==> flow/design.v <==
module Butterfly #(
    parameter   DATA_WIDTH = 18
) (
    input   wire                                          en,  
    input   wire    signed        [DATA_WIDTH-1:0]        in1_r, in1_i,
    input   wire    signed        [DATA_WIDTH-1:0]        in2_r, in2_i,
    output  wire    signed        [DATA_WIDTH-1:0]        sum_out_r, sum_out_i,
    output  wire    signed        [DATA_WIDTH-1:0]        diff_out_r, diff_out_i
);
    assign sum_out_r = en? in1_r + in2_r:'b0;
    assign sum_out_i = en? in1_i + in2_i:'b0;
    assign diff_out_r = en? in1_r - in2_r:'b0;
    assign diff_out_i = en? in1_i - in2_i:'b0;
endmodule
module Complex_MUX2x1 #(
    parameter DATA_WIDTH = 18
) (
    input       wire                          sel,
    input       wire      [DATA_WIDTH-1:0]    in0_r, in0_i,
    input       wire      [DATA_WIDTH-1:0]    in1_r, in1_i,
    output      wire      [DATA_WIDTH-1:0]    out_r, out_i
);
assign out_r = sel?in1_r:in0_r;
assign out_i = sel?in1_i:in0_i;
endmodule
module FFT_6th_stage #(
    parameter   INTEGER_SIZE = 6,
                FRACT_SIZE = 12,
                STAGE_NO = 1,
                NFFT = 64
) (
    input       wire                                             clk, rst,
    input       wire                                             start_conv,
    input       wire    signed  [INTEGER_SIZE+FRACT_SIZE-1:0]    serial_in_r, serial_in_i,
    output      wire    signed  [INTEGER_SIZE+FRACT_SIZE-1:0]    serial_out_r, serial_out_i
);
localparam DATA_WIDTH = INTEGER_SIZE+FRACT_SIZE ;
wire signed [DATA_WIDTH-1:0]        BUF_in_r, BUF_in_i;      
wire signed [DATA_WIDTH-1:0]        BUF_out_r, BUF_out_i;    
wire signed [DATA_WIDTH-1:0]        BFLY_out1_r, BFLY_out1_i;    
wire signed [DATA_WIDTH-1:0]        BFLY_out2_r, BFLY_out2_i;    
wire signed [DATA_WIDTH-1:0]        MUL_r_buf_in, MUL_r_buf_out;
wire signed [DATA_WIDTH-1:0]        MUL_i_buf_in, MUL_i_buf_out;
wire signed [DATA_WIDTH-1:0]        TF_r_buf_out, TF_i_buf_out;
wire signed [DATA_WIDTH-1:0]        MUX2_in0_r, MUX2_in0_i;
wire signed [DATA_WIDTH-1:0]        MUX2_in1_r, MUX2_in1_i;
wire                                sel1, sel2               ;
Complex_MUX2x1 #(.DATA_WIDTH(DATA_WIDTH)) MUX1 (
    .sel(sel1),
    .in0_r(serial_in_r), 
    .in0_i(serial_in_i),
    .in1_r(BFLY_out2_r),
    .in1_i(BFLY_out2_i),
    .out_r(BUF_in_r),
    .out_i(BUF_in_i)
    );
Memory_Shifter #(   .DATA_WIDTH(DATA_WIDTH), 
                    .MEMORY_DEPTH(2**($clog2(NFFT)-STAGE_NO))) MS1 ( 
    .clk(clk),
    .rst(rst),
    .data_in_r(BUF_in_r),
    .data_in_i(BUF_in_i),
    .data_out_r(BUF_out_r),
    .data_out_i(BUF_out_i)
);
Butterfly #(.DATA_WIDTH(DATA_WIDTH)) BF1 (
    .en(sel1),
    .in1_r(BUF_out_r),
    .in1_i(BUF_out_i),
    .in2_r(serial_in_r), 
    .in2_i(serial_in_i), 
    .sum_out_r(BFLY_out1_r),
    .sum_out_i(BFLY_out1_i),
    .diff_out_r(BFLY_out2_r),
    .diff_out_i(BFLY_out2_i)
);
delay_unit #(.DATA_WIDTH(1)) DU_SEL1_MUX2 (
    .clk(clk),
    .reset(rst),
    .in_data(sel1),
    .out_data(sel2)
);
Complex_MUX2x1 #(.DATA_WIDTH(DATA_WIDTH)) MUX2 (
    .sel(sel2),
    .in0_r(MUX2_in0_r),
    .in0_i(MUX2_in0_i),
    .in1_r(MUX2_in1_r),
    .in1_i(MUX2_in1_i),
    .out_r(MUL_r_buf_in),
    .out_i(MUL_i_buf_in)
);
delay_unit #(.DATA_WIDTH(DATA_WIDTH)) DU_MUX2_MUL_r (
    .clk(clk),
    .reset(rst),
    .in_data(MUL_r_buf_in),
    .out_data(MUL_r_buf_out)  
);
delay_unit #(.DATA_WIDTH(DATA_WIDTH)) DU_MUX2_MUL_i (
    .clk(clk),
    .reset(rst),
    .in_data(MUL_i_buf_in),
    .out_data(MUL_i_buf_out)  
);
delay_unit #(.DATA_WIDTH(DATA_WIDTH)) last_delay_r (
    .clk(clk),
    .reset(rst),
    .in_data(MUL_r_buf_out),
    .out_data(serial_out_r)  
);
delay_unit #(.DATA_WIDTH(DATA_WIDTH)) last_delay_i (
    .clk(clk),
    .reset(rst),
    .in_data(MUL_i_buf_out),
    .out_data(serial_out_i)  
);
MUX1_Control_unit #(.NFFT(NFFT), .STAGE_NO(STAGE_NO)) CU1 (
    .clk(clk),
    .rst(rst),
    .start_conv(start_conv),
    .sel1(sel1)
);
delay_unit #(.DATA_WIDTH(DATA_WIDTH)) DU1_MS_r (
    .clk(clk),
    .reset(rst),
    .in_data(BUF_out_r),
    .out_data(MUX2_in0_r)
);
delay_unit #(.DATA_WIDTH(DATA_WIDTH)) DU1_MS_i (
    .clk(clk),
    .reset(rst),
    .in_data(BUF_out_i),
    .out_data(MUX2_in0_i)
);
delay_unit #(.DATA_WIDTH(DATA_WIDTH)) DU1_BF_r (
    .clk(clk),
    .reset(rst),
    .in_data(BFLY_out1_r),
    .out_data(MUX2_in1_r)
);
delay_unit #(.DATA_WIDTH(DATA_WIDTH)) DU1_BF_i (
    .clk(clk),
    .reset(rst),
    .in_data(BFLY_out1_i),
    .out_data(MUX2_in1_i)
);
endmodule
module MUX1_Control_unit #(parameter   NFFT = 64, STAGE_NO = 1 )
 (
    input   wire    clk, rst,
    input   wire    start_conv,
    output  reg     sel1   
);                
localparam  IDLE    = 0,
            INACTIVE = 1,
            ACTIVE = 2;
reg [$clog2(NFFT)-STAGE_NO:0] counter, counter_seq;      
reg [STAGE_NO:0]  end_control_counter;                   
reg [STAGE_NO:0]  end_control_counter_seq; 
reg end_control;                                         
reg [1:0] current_state, next_state;                    
always@(posedge clk or negedge rst) begin
    if(!rst) begin
        current_state <= 'b0;
        counter_seq <= 'b0;
        end_control_counter_seq <='b0;
    end
    else begin
        current_state <= next_state;
        counter_seq <= counter;
        end_control_counter_seq <= end_control_counter;
    end
end
always @(*) begin
    sel1         = 1'b0;
    end_control = 1'b1;
    counter     = 'b0;
    end_control_counter = 'b0;
    next_state  = IDLE;
    case (current_state)
        IDLE: begin
            sel1         = 1'b0;
            end_control = 1'b1;
            counter     = 'b0;
            end_control_counter = 'b0;
            if(start_conv) begin
                next_state = INACTIVE;
                end_control_counter = end_control_counter_seq + 1'b1;
                counter     = 'b0;
            end
            else begin
                next_state = IDLE;
                end_control_counter = end_control_counter_seq;
            end
        end
        INACTIVE: begin
            sel1         = 1'b0;
            end_control = 1'b0;
            if(counter_seq == 2**($clog2(NFFT)-STAGE_NO)-1) begin
                if(end_control_counter_seq == 2**(STAGE_NO-1)+1) begin
                    next_state = IDLE;
                    counter = 'b0;
                    end_control_counter = 'b0;
                end
                else begin
                    next_state  = ACTIVE;
                    sel1         = 1'b1;
                    counter = 'b0;
                    end_control_counter = end_control_counter_seq;
                end
            end
            else begin
                counter     = counter_seq + 1'b1;
                next_state  = INACTIVE;
                end_control_counter = end_control_counter_seq;
            end
        end
        ACTIVE: begin
            sel1         = 1'b1;
            end_control = 1'b0;
            if(counter_seq == 2**($clog2(NFFT)-STAGE_NO)-1) begin
                counter = 'b0;
                next_state = INACTIVE;
                sel1         = 1'b0;
                end_control_counter = end_control_counter_seq + 1'b1;
            end
            else begin
                counter     = counter_seq + 1'b1;
                next_state = ACTIVE;
                end_control_counter = end_control_counter_seq;
            end
        end
        default: begin
            sel1         = 1'b0;
            end_control = 1'b1;
            counter     = 'b0;
            end_control_counter = 'b0;
            next_state  = IDLE;
        end
    endcase
end
endmodule
module Memory_Shifter 
#(parameter MEMORY_DEPTH=8 ,DATA_WIDTH=16)
 (input    [DATA_WIDTH-1:0]    data_in_r, data_in_i,
 input      clk,
 input      rst,
 output   [DATA_WIDTH-1:0] data_out_r, data_out_i
);
    genvar i ;
wire [DATA_WIDTH-1:0] out_data_r [0:MEMORY_DEPTH-1];
wire [DATA_WIDTH-1:0] out_data_i [0:MEMORY_DEPTH-1];
    generate 
        for(i=0;i<(MEMORY_DEPTH);i=i+1)begin :for_loop
            if(i==0) begin
               delay_unit #(.DATA_WIDTH(DATA_WIDTH)) u0_r   (.clk(clk),.reset(rst), .in_data(data_in_r), .out_data(out_data_r[i]) );
               delay_unit #(.DATA_WIDTH(DATA_WIDTH)) u0_i   (.clk(clk),.reset(rst), .in_data(data_in_i), .out_data(out_data_i[i]) );
            end
            else  begin
                delay_unit #(.DATA_WIDTH(DATA_WIDTH)) u1_r  (.clk(clk),.reset(rst), .in_data(out_data_r[i-1]), .out_data(out_data_r[i]) );
                delay_unit #(.DATA_WIDTH(DATA_WIDTH)) u1_i  (.clk(clk),.reset(rst), .in_data(out_data_i[i-1]), .out_data(out_data_i[i]) );
            end
        end
    endgenerate
    assign data_out_r = out_data_r[MEMORY_DEPTH-1];
    assign data_out_i = out_data_i[MEMORY_DEPTH-1];
endmodule
module delay_unit #(parameter DATA_WIDTH=32 )
(
input clk,
input reset,
input  [DATA_WIDTH-1:0] in_data,
output reg  [DATA_WIDTH-1:0] out_data
);
always @ (posedge clk, negedge reset )begin
  if(!reset) begin
    out_data<='b0;
  end
  else begin
    out_data<= in_data;
  end
end
endmodule
Tool chain data of FFT_6th_stage:

The steps from the RTL of FFT_6th_stage to its reports follow in flow order.
Lines are those of the file above, counted from 1.
Library cell names are shortened.
The mark n/a stands for no value.

* top module: FFT_6th_stage
* clock: clk
* library: sky130hd
* corner: tt_025C_1v80

Word-level counts:

Counts by Yosys on the flattened word-level netlist (proc, flatten, opt, wreduce). Print and check cells are left out. Cells with the same type and inputs are merged into one.

* input port bits: 39
* flip-flop bits (word level): 1307
* output and inout port bits: 36

* muxes and demuxes: 22
* reduce/logical cells: 3
* add/sub/neg operators: 6
* equality and inequality tests: 8

Operators by type and width (count)
* 2-to-1 mux 18 bit: 6
* adder 18 bit: 2
* subtractor 18 bit: 2
* 2-to-1 mux 2 bit: 7
* case mux 2 bit (select 3 bit): 2
* 2-to-1 mux 6 bit: 2
* inequality test 2 x 1 -> 1 bit (second input constant): 3
* adder 6 x 1 -> 6 bit (second input constant): 1
* == test 6 x 5 -> 1 bit (second input constant): 1
* == test 2 bit (second input constant): 2
* AND reduction 4 bit: 1
* 2-to-1 mux 1 bit: 4
* adder 2 x 1 -> 2 bit (second input constant): 1
* == test 2 x 1 -> 1 bit (second input constant): 1
* inequality test 2 bit (second input constant): 1
* zero test 2 bit: 1
* OR reduction 2 bit: 1
* case mux 1 bit (select 2 bit): 1

Logic depth:

Longest topological path by Yosys (ltp), each cell counted once; first at word level (registers and memories cut), then after technology mapping (sequential cells cut; the memories' decode and read muxes count).

* depth in word-level cells: 5
* ABC_AREA: 0
* gate-level depth with buffers: 11
* mapped depth without buffers: 11

Synthesis result:

Source: synth_stat.txt of the flow (Yosys; design flattened, memories mapped). It holds for the ABC_AREA given above (unset counts as 0); a run with the other value may have another netlist.

Cells by type (count)
* dfrtp_1: 1307
* ha_1: 70
* xnor2_1: 48
* mux2_2: 37
* a21oi_1: 69
* nor2_1: 91
* inv_1: 69
* o21ai_0: 35
* nand2_1: 35
* xor2_1: 12
* nor3_1: 18
* o21bai_1: 11
* fa_1: 4
* a21o_1: 10
* o31ai_1: 10
* clkbuf_1: 17
* nor2b_1: 9
* buf_4: 7

Other cell types: 51; their cells: 115.

* buffers: 34
* flip-flops: 1308
* area of sequential cells: 32732.6 um^2
* cells in the netlist: 1974
* synthesis area: 37262.0 um^2

By module: a second synthesis without flattening, with its own total; a netlist apart from the flattened one above.

* cell total of the unflattened synthesis: 2009
* area total of the unflattened synthesis: 38222.9 um^2

Rows give one instance, submodules left out.

Modules
* delay_unit #(DATA_WIDTH=18): cells 18, area 450.4 um^2, instances 72
* Butterfly #(DATA_WIDTH=18): cells 582, area 4036.4 um^2, instances 1
* Complex_MUX2x1 #(DATA_WIDTH=18): cells 40, area 589.3 um^2, instances 2
* MUX1_Control_unit: cells 50, area 551.8 um^2, instances 1
* delay_unit #(DATA_WIDTH=1): cells 1, area 25.0 um^2, instances 1
* Memory_Shifter: cells 0, area 0.0 um^2, instances 1
* FFT_6th_stage: cells 0, area 0.0 um^2, instances 1

Timing after synthesis:

Source: OpenSTA report_checks on the synthesized netlist (no wires, ideal clock, input and output delay 20% of the period each), path of least setup slack; recovery checks are left aside. Register names are those of the netlist, which keeps one name where synthesis merged equal registers.

* path type: in2reg
* start point: input serial_in_i[0]
* end point: register DU1_BF_i.out_data[14]
* stages: 11
* clock period: 3.73 ns
* setup slack: 0.943 ns
* path buffers: 0
* arrival: 2.666 ns
* delay of the path: 2.041 ns
* data required time: 3.609 ns
* input delay: 0.746 ns
* synthesis period reached: 2.787 ns

"delay of the path" is the arrival time less input delay plus setup time.
"stages" counts driving pins, that of a launching flip-flop among them; a cell with two outputs on the path counts twice.
"synthesis period reached" = period - worst setup slack (recovery checks aside). The figure is calculated, with input and output delays left at 20% of the set period.
Between the ends stands the longest chain of elaborated cells between them, by number of cells; it is not shown to be the way that was timed. Of several equally long chains one is given.
Each line given opens the expression or statement behind the cell; cells for indexed reads and writes are added by Yosys, which also makes memories of some case tables.

* path through: ha_1 > inv_1 > fa_1 > or2_1 > a221oi_2 > o22ai_2 > nor4_4 > o21ai_2 > o31ai_2 > xnor2_1 > nor2_1
* cells in the longest elaborated chain: 2

RTL lines, path after synthesis
* start, declared: line 34 `input       wire    signed  [INTEGER_SIZE+FRACT_SIZE-1:0]    serial_in_r, serial_in_i,`
* adder 18 bit: line 11 `assign sum_out_i = en? in1_i + in2_i:'b0;`
* 2-to-1 mux 18 bit: line 11
* end, assigned: line 276 `out_data<='b0;`
* end, assigned: line 279 `out_data<= in_data;`
* end, declared: line 272 `output reg  [DATA_WIDTH-1:0] out_data`

Timing after layout:

Path of least setup slack in the final report of run 1 (OpenROAD, finished layout, wires in). Where an end is a register, its clock arrival counts in the times.

* path type: in2reg
* start point: input serial_in_i[0]
* end point: register DU1_BF_i.out_data[14]
* stages: 12
* data required time: 4.04 ns
* input delay: 0.70 ns
* clock period: 3.49 ns
* path buffers: 1
* arrival: 3.44 ns
* setup slack: 0.60 ns

Between the ends stands the longest chain of elaborated cells between them, by number of cells; it is not shown to be the way that was timed. Of several equally long chains one is given.

* path through: clkdlybuf4s50_1 > ha_1 > inv_1 > fa_1 > or2_1 > a221oi_2 > o22ai_2 > nor4_4 > o21ai_2 > o31ai_2 > xnor2_1 > nor2_1
* cells in the longest elaborated chain: 2

RTL lines, path after layout
* start, declared: line 34 `input       wire    signed  [INTEGER_SIZE+FRACT_SIZE-1:0]    serial_in_r, serial_in_i,`
* adder 18 bit: line 11 `assign sum_out_i = en? in1_i + in2_i:'b0;`
* 2-to-1 mux 18 bit: line 11
* end, assigned: line 276 `out_data<='b0;`
* end, assigned: line 279 `out_data<= in_data;`
* end, declared: line 272 `output reg  [DATA_WIDTH-1:0] out_data`

Hand-over note for FFT_6th_stage

Top module FFT_6th_stage; platform sky130hd; tools Yosys and OpenROAD; 2 stored runs in no particular order. Input and output delays are each 20% of the period that was set; the output load is 0.01 pF.
"period achieved" is the run's clock period less its worst setup slack. It is reckoned from that one timing run; input and output delays stay at 20% of the period that was set.
"worst path time" means the part of the period allowed to the worst setup path (the constraints hold back 20% at inputs and 20% at outputs) less its slack; where the path has registers, the arrival times of their clocks count too.
By "total design power" is meant OpenSTA's value without simulated activity: inputs other than the clock are taken to toggle once in ten clock periods, and the tool carries that through the logic.

### Run 1

Settings: `period_ns=3.49`, `CAP_MARGIN=20`, `CORE_MARGIN=2`, `CORE_UTILIZATION=40`, `SLEW_MARGIN=20`

- Total design power: 30732 µW
- Area of the synthesized netlist: 37262.0 um^2
- Total die area: 95610.8 um^2
- Setup slack of the worst path: 0.596 ns
- Period achieved: 2.894 ns
- Worst path time: 2.20 ns
- Worst setup path type: in2reg
- Utilization in the final report: 0.48
- Standard-cell area after routing: 44149.8 um^2
- Total negative setup slack: 0.000 ns

### Run 2

Settings: `period_ns=2.08`, `CORE_UTILIZATION=27`, `SETUP_SLACK_MARGIN=-0.02`, `PLACE_DENSITY_LB_ADDON=0.18`, `CORE_ASPECT_RATIO=1.05`, `CORE_MARGIN=10`, `ABC_AREA=1`, `CTS_CLUSTER_SIZE=89`, `CTS_CLUSTER_DIAMETER=199`, `SLEW_MARGIN=25`, `CAP_MARGIN=20`

- Total die area: 156240.0 um^2
- Total design power: 40644 µW
- Period achieved: 1.967 ns
- Area of the synthesized netlist: 38022.7 um^2
- Total negative setup slack: 0.000 ns
- Standard-cell area after routing: 43852.1 um^2
- Worst path time: 1.55 ns
- Worst setup path type: reg2out
- Utilization in the final report: 0.313
- Setup slack of the worst path: 0.113 ns

End of note.
